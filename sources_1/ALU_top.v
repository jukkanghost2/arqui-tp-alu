==> flow/design.v <==
`timescale 1ns / 1ps
module ALU
#(
  parameter     SIZEDATA = 8,
                SIZEOP = 6
)
(
  input signed  [SIZEDATA - 1:0]   DATOA,
  input signed  [SIZEDATA - 1:0]   DATOB,
  input         [SIZEOP - 1:0]     OPCODE,
  output reg    [SIZEDATA - 1:0]   RESULT
);
  localparam [SIZEOP - 1:0]     ADD = 6'b100000;
  localparam [SIZEOP - 1:0]     SUB = 6'b100010;
  localparam [SIZEOP - 1:0]     OR  = 6'b100101;
  localparam [SIZEOP - 1:0]     XOR = 6'b100110;
  localparam [SIZEOP - 1:0]     AND = 6'b100100;
  localparam [SIZEOP - 1:0]     NOR = 6'b100111;
  localparam [SIZEOP - 1:0]     SRA = 6'b000011;
  localparam [SIZEOP - 1:0]     SRL = 6'b000010;
  always@(*)
    begin
      case(OPCODE)
        ADD: RESULT = DATOA + DATOB;
        SUB: RESULT = DATOA - DATOB;
        OR:  RESULT = DATOA | DATOB;
        XOR: RESULT = DATOA ^ DATOB;
        AND: RESULT = DATOA & DATOB;
        NOR: RESULT = ~(DATOA | DATOB);
        SRA: RESULT = DATOA >>> DATOB;
        SRL: RESULT = DATOA >> DATOB;
        default: RESULT = 0;
      endcase
    end
endmodule
`timescale 1ns / 1ps
module ALU_top
#(
    parameter   SIZEDATA = 8,
                SIZEOP = 6,
                N_BUTTONS = 3
)
(
  input                         CLK,
  input                         RESET,
  input      [SIZEDATA - 1:0]   SWITCHES,
  input      [N_BUTTONS - 1:0]  BUTTONS,
  output     [SIZEDATA - 1:0]   LEDS
);
  reg signed [SIZEDATA - 1:0]   DATOA;
  reg signed [SIZEDATA - 1:0]   DATOB;
  reg        [SIZEOP - 1:0]     OPCODE;
  ALU
  Modu_ALU(.DATOA          (DATOA),
           .DATOB          (DATOB),
           .OPCODE         (OPCODE),
           .RESULT         (LEDS)      
  );
  always @(posedge CLK)
    begin
    if (RESET)
        begin
            DATOA <= 8'b0;
            DATOB <= 8'b0;
            OPCODE <= 6'b0;
        end
    else
        begin
        if(BUTTONS[0] == 1'b1)
                DATOA   <= SWITCHES;
      if(BUTTONS[1] == 1'b1)
              DATOB   <= SWITCHES;
         if(BUTTONS[2] == 1'b1)
               OPCODE  <= SWITCHES;
         end                 
    end
endmodule
======== Tool chain data of ALU_top ========
Tool output for the design above, in the order of the flow.
Line numbers count from 1 in the design file above.
Operators carry their Yosys type and port widths (W data, S select, Z words).
Cell names lack the library's common part.
Not given: -
set-up
  design top .............................. ALU_top
  clock input ............................. CLK
  library ................................. sky130hd
  library corner .......................... tt_025C_1v80

======== After elaboration ========
Yosys after proc, flatten, opt, wreduce and memory -nomap, before mapping. Enables and synchronous resets that opt folds into registers are not counted as muxes. Memory bits, and registers merged into a memory's read port (data or address), are not among the register bits. Print and check cells are not counted. Equal cells are merged and count once.
cells by class
  add/sub/neg operators ................... 2
  equality and inequality tests ........... 8
  shift operators ......................... 2
  mux-type cells .......................... 1
  bitwise operators ....................... 4
operator list
  kind                  number
  $pmux W8 S8           1
  $eq A6 B6 Y1 const B  6
  $eq A6 B2 Y1 const B  2
  $add A8 B8 Y8         1
  $sub A8 B8 Y8         1
  $and A8 B8 Y8         1
  $or A8 B8 Y8          1
  $xor A8 B8 Y8         1
  $shr A8 B8 Y8         1
  $sshr A8 B8 Y8        1
  $not A8 Y8            1
bit counts
  flip-flop bits (word level) ............. 22
  bits of input ports ..................... 13
  output and inout bits ................... 8

======== Longest topological paths ========
Longest topological path by Yosys (ltp), each cell counted once; first at word level (registers and memories cut), then after technology mapping (sequential cells cut; the memories' decode and read muxes count).
depth
  depth after elaboration ................. 3
  ABC_AREA ................................ 0
  mapped depth ............................ 12
  depth with buffers taken out ............ 12

======== After synthesis ========
The flow's flattened synthesis, as Yosys stat reports it; memories are mapped. The netlist is that of the ABC_AREA named above (0 if unset); the other value can give another one.
cells by type
  cell type  number  area in all (sq um)
  dfxtp_1    22      440.422
  mux2i_1    31      310.298
  ha_1       24      300.288
  nor2_1     47      176.419
  xnor2_1    12      105.101
  a211oi_1   12      90.086
  a21oi_1    17      85.082
  xor2_1     8       70.067
  o21ai_0    13      65.062
  inv_1      17      63.811
  clkbuf_1   14      52.55
  nand2_1    14      52.55
  nor2b_1    8       50.048
  nand3_1    7       35.034
  o41ai_1    3       26.275
  buf_6      2       22.522
  fa_1       1       20.019
  nor2_8     1       20.019
Other cell types: 31; their cells: 48.
synthesis totals
  cells in the netlist .................... 301
  cell area after synthesis ............... 2327.2 sq um
  area of sequential cells ................ 440.4 sq um
  flip-flops .............................. 22
The figures by module come from a second, unflattened synthesis with its own total; it is not the netlist above.
second synthesis, totals
  cells (unflattened synthesis) ........... 291
  area total of the unflattened synthesis .. 2374.8 sq um
Rows give one instance, submodules left out.
by module
  module   instances  cells  area (sq um)  sequential area (sq um)
  ALU      1          220    1591.5        0.0
  ALU_top  1          71     783.3         440.4

======== Path before layout ========
Path of least setup slack by OpenSTA after synthesis, without wires, with an ideal clock, recovery checks aside; 20% of the period is set as input and as output delay. Where synthesis merged equal registers, the netlist keeps one of their names.
path after synthesis
  path kind ............................... register to output
  start ................................... reg OPCODE[5]
  end ..................................... out LEDS[7]
  period .................................. 3.24 ns
  external output delay ................... 0.648 ns
  time at the first pin ................... 0.000 ns
  arrival ................................. 2.777 ns
  slack ................................... -0.185 ns
  delay of the path ....................... 2.777 ns
  stages on the path ...................... 13
  path buffers ............................ 0
  period reached after synthesis .......... 3.425 ns
"delay of the path" = arrival - input delay + setup time.
At an output port there is no setup time.
"stages on the path": output pins that drive a net of the path, with the launching flip-flop's if there is one; two outputs of one cell count as two.
"period reached after synthesis" is the clock period less the worst setup slack; recovery checks do not enter. This is arithmetic on one report: input and output delays are still those of the set period (20% each).
The rows between start and end are the longest chain of elaborated cells between them; the timing report does not say that the signal goes this way. Where chains are equally long, one stands for them.
Each line given opens the expression or statement behind the cell; cells for indexed reads and writes are added by Yosys, which also makes memories of some case tables.
on the way, after synthesis
  path through ............................ dfxtp_1 or3b_2 or3_1 nor2_1 a21o_1 inv_1 ha_1 nor2b_1 o2111ai_1 nand3_1 o41ai_1 xnor2_1 o21ai_0
  length of the longest elaborated chain .. 2
  elaborated cells on any way between the ends .. 9
  source lines of those cells ............. 1
  those cells by class .................... eq/ne: 8; mux: 1
ends and longest elaborated chain, after synthesis
  element          RTL line  RTL
  start, declared  52        reg        [SIZEOP - 1:0]     OPCODE;
  start, assigned  65        OPCODE <= 6'b0;
  start, assigned  74        OPCODE  <= SWITCHES;
  $eq A6 B2 Y1     23        case(OPCODE)
  $pmux W8 S8      23
  end, declared    48        output     [SIZEDATA - 1:0]   LEDS

======== Worst path after layout ========
From the final timing report of run A: the path of least setup slack in the routed layout; clock arrival at registers is part of the times.
path post-layout
  path kind ............................... register to output
  start ................................... reg OPCODE[0]
  end ..................................... out LEDS[7]
  period .................................. 6.2 ns
  external output delay ................... 1.24 ns
  time at the first pin ................... 0.26 ns
  arrival ................................. 3.74 ns
  slack ................................... 1.22 ns
  stages on the path ...................... 14
  path buffers ............................ 1
The rows between start and end are the longest chain of elaborated cells between them; the timing report does not say that the signal goes this way. Where chains are equally long, one stands for them.
on the way, post-layout
  path through ............................ dfxtp_1 nand2b_1 or3_1 nor2_1 a21o_1 inv_1 ha_1 nor2b_1 o2111ai_1 nand3_1 o41ai_1 xnor2_1 o21ai_0 clkdlybuf4s50_1
  length of the longest elaborated chain .. 2
  elaborated cells on any way between the ends .. 9
  source lines of those cells ............. 1
  those cells by class .................... eq/ne: 8; mux: 1
ends and longest elaborated chain, post-layout
  element          RTL line  RTL
  start, declared  52        reg        [SIZEOP - 1:0]     OPCODE;
  start, assigned  65        OPCODE <= 6'b0;
  start, assigned  74        OPCODE  <= SWITCHES;
  $eq A6 B2 Y1     23        case(OPCODE)
  $pmux W8 S8      23
  end, declared    48        output     [SIZEDATA - 1:0]   LEDS

--- measured runs ---
Top module ALU_top; platform sky130hd; tools Yosys and OpenROAD; 2 stored runs in no particular order. Input and output delays are each 20% of the period that was set; the output load is 0.01 pF.
"achieved clock period" is the run's clock period less its worst setup slack. It is reckoned from that one timing run; input and output delays stay at 20% of the period that was set.
"time of the worst setup path" = time allowed to the worst setup path (clock period - input delay - output delay, where it has them) - its slack; a late launch clock adds to it, a late capture clock takes from it.
"power" is the tool's figure for a default switching activity; nothing was simulated.

======== run A ========
==> flow/run.sh <==
#!/bin/bash
# the make line also repeats the synthesis and layout settings of config.mk as NAME=value (left out here)
make -C /OpenROAD-flow-scripts/flow DESIGN_CONFIG=/design/flow/config.mk WORK_HOME=/design/flow/orfs CLKGATE_MAP_FILE= finish
==> flow/config.mk <==
export PLATFORM = sky130hd
export DESIGN_NAME = ALU_top
export DESIGN_NICKNAME = ALU_top
export VERILOG_FILES = /design/flow/design.v
export SDC_FILE = /design/flow/constraint.sdc
export NUM_CORES = 4
export LEC_CHECK = 0
export CAP_MARGIN = 20
export CORE_ASPECT_RATIO = 0.5
export CORE_MARGIN = 2
export CORE_UTILIZATION = 48
export CTS_CLUSTER_DIAMETER = 182
export GPL_ROUTABILITY_DRIVEN = 0
export PLACE_DENSITY_LB_ADDON = 0.19
export SLEW_MARGIN = 20
==> flow/constraint.sdc <==
create_clock -name core_clock -period 6.2 [get_ports {CLK}]
set_input_delay 1.2400 -clock core_clock [delete_from_list [all_inputs] [get_ports {CLK}]]
set_output_delay 1.2400 -clock core_clock [all_outputs]
set_load 0.01 [all_outputs]

-------- measured, run A --------
  full die area ........................... 5455.0 sq um
  lowest setup slack ...................... 1.215 ns
  area of the synthesized netlist ......... 2327.2 sq um
  total negative slack on setup checks .... 0.000 ns
  standard-cell area of the final layout .. 2583.7 sq um
  utilization in the final report ......... 0.57
  achieved clock period ................... 4.985 ns
  final worst hold slack .................. 0.548 ns
  power ................................... 454 uW
  time of the worst setup path ............ 3.74 ns
  kind of the worst setup path ............ register to output

======== run B ========
==> flow/run.sh <==
#!/bin/bash
# the make line also repeats the synthesis and layout settings of config.mk as NAME=value (left out here)
make -C /OpenROAD-flow-scripts/flow DESIGN_CONFIG=/design/flow/config.mk WORK_HOME=/design/flow/orfs CLKGATE_MAP_FILE= finish
==> flow/config.mk <==
export PLATFORM = sky130hd
export DESIGN_NAME = ALU_top
export DESIGN_NICKNAME = ALU_top
export VERILOG_FILES = /design/flow/design.v
export SDC_FILE = /design/flow/constraint.sdc
export NUM_CORES = 4
export LEC_CHECK = 0
export CAP_MARGIN = 20
export CORE_MARGIN = 2
export CORE_UTILIZATION = 21
export SLEW_MARGIN = 20
==> flow/constraint.sdc <==
create_clock -name core_clock -period 3.54 [get_ports {CLK}]
set_input_delay 0.7080 -clock core_clock [delete_from_list [all_inputs] [get_ports {CLK}]]
set_output_delay 0.7080 -clock core_clock [all_outputs]
set_load 0.01 [all_outputs]

-------- measured, run B --------
  power ................................... 869.2 uW
  utilization in the final report ......... 0.274
  area of the synthesized netlist ......... 2327.2 sq um
  lowest setup slack ...................... -0.183 ns
  achieved clock period ................... 3.723 ns
  time of the worst setup path ............ 3.01 ns
  kind of the worst setup path ............ register to output
  total negative slack on setup checks .... -0.492 ns
  standard-cell area of the final layout .. 2974.1 sq um
  full die area ........................... 11939.9 sq um
  final worst hold slack .................. 0.588 ns
--- end ---
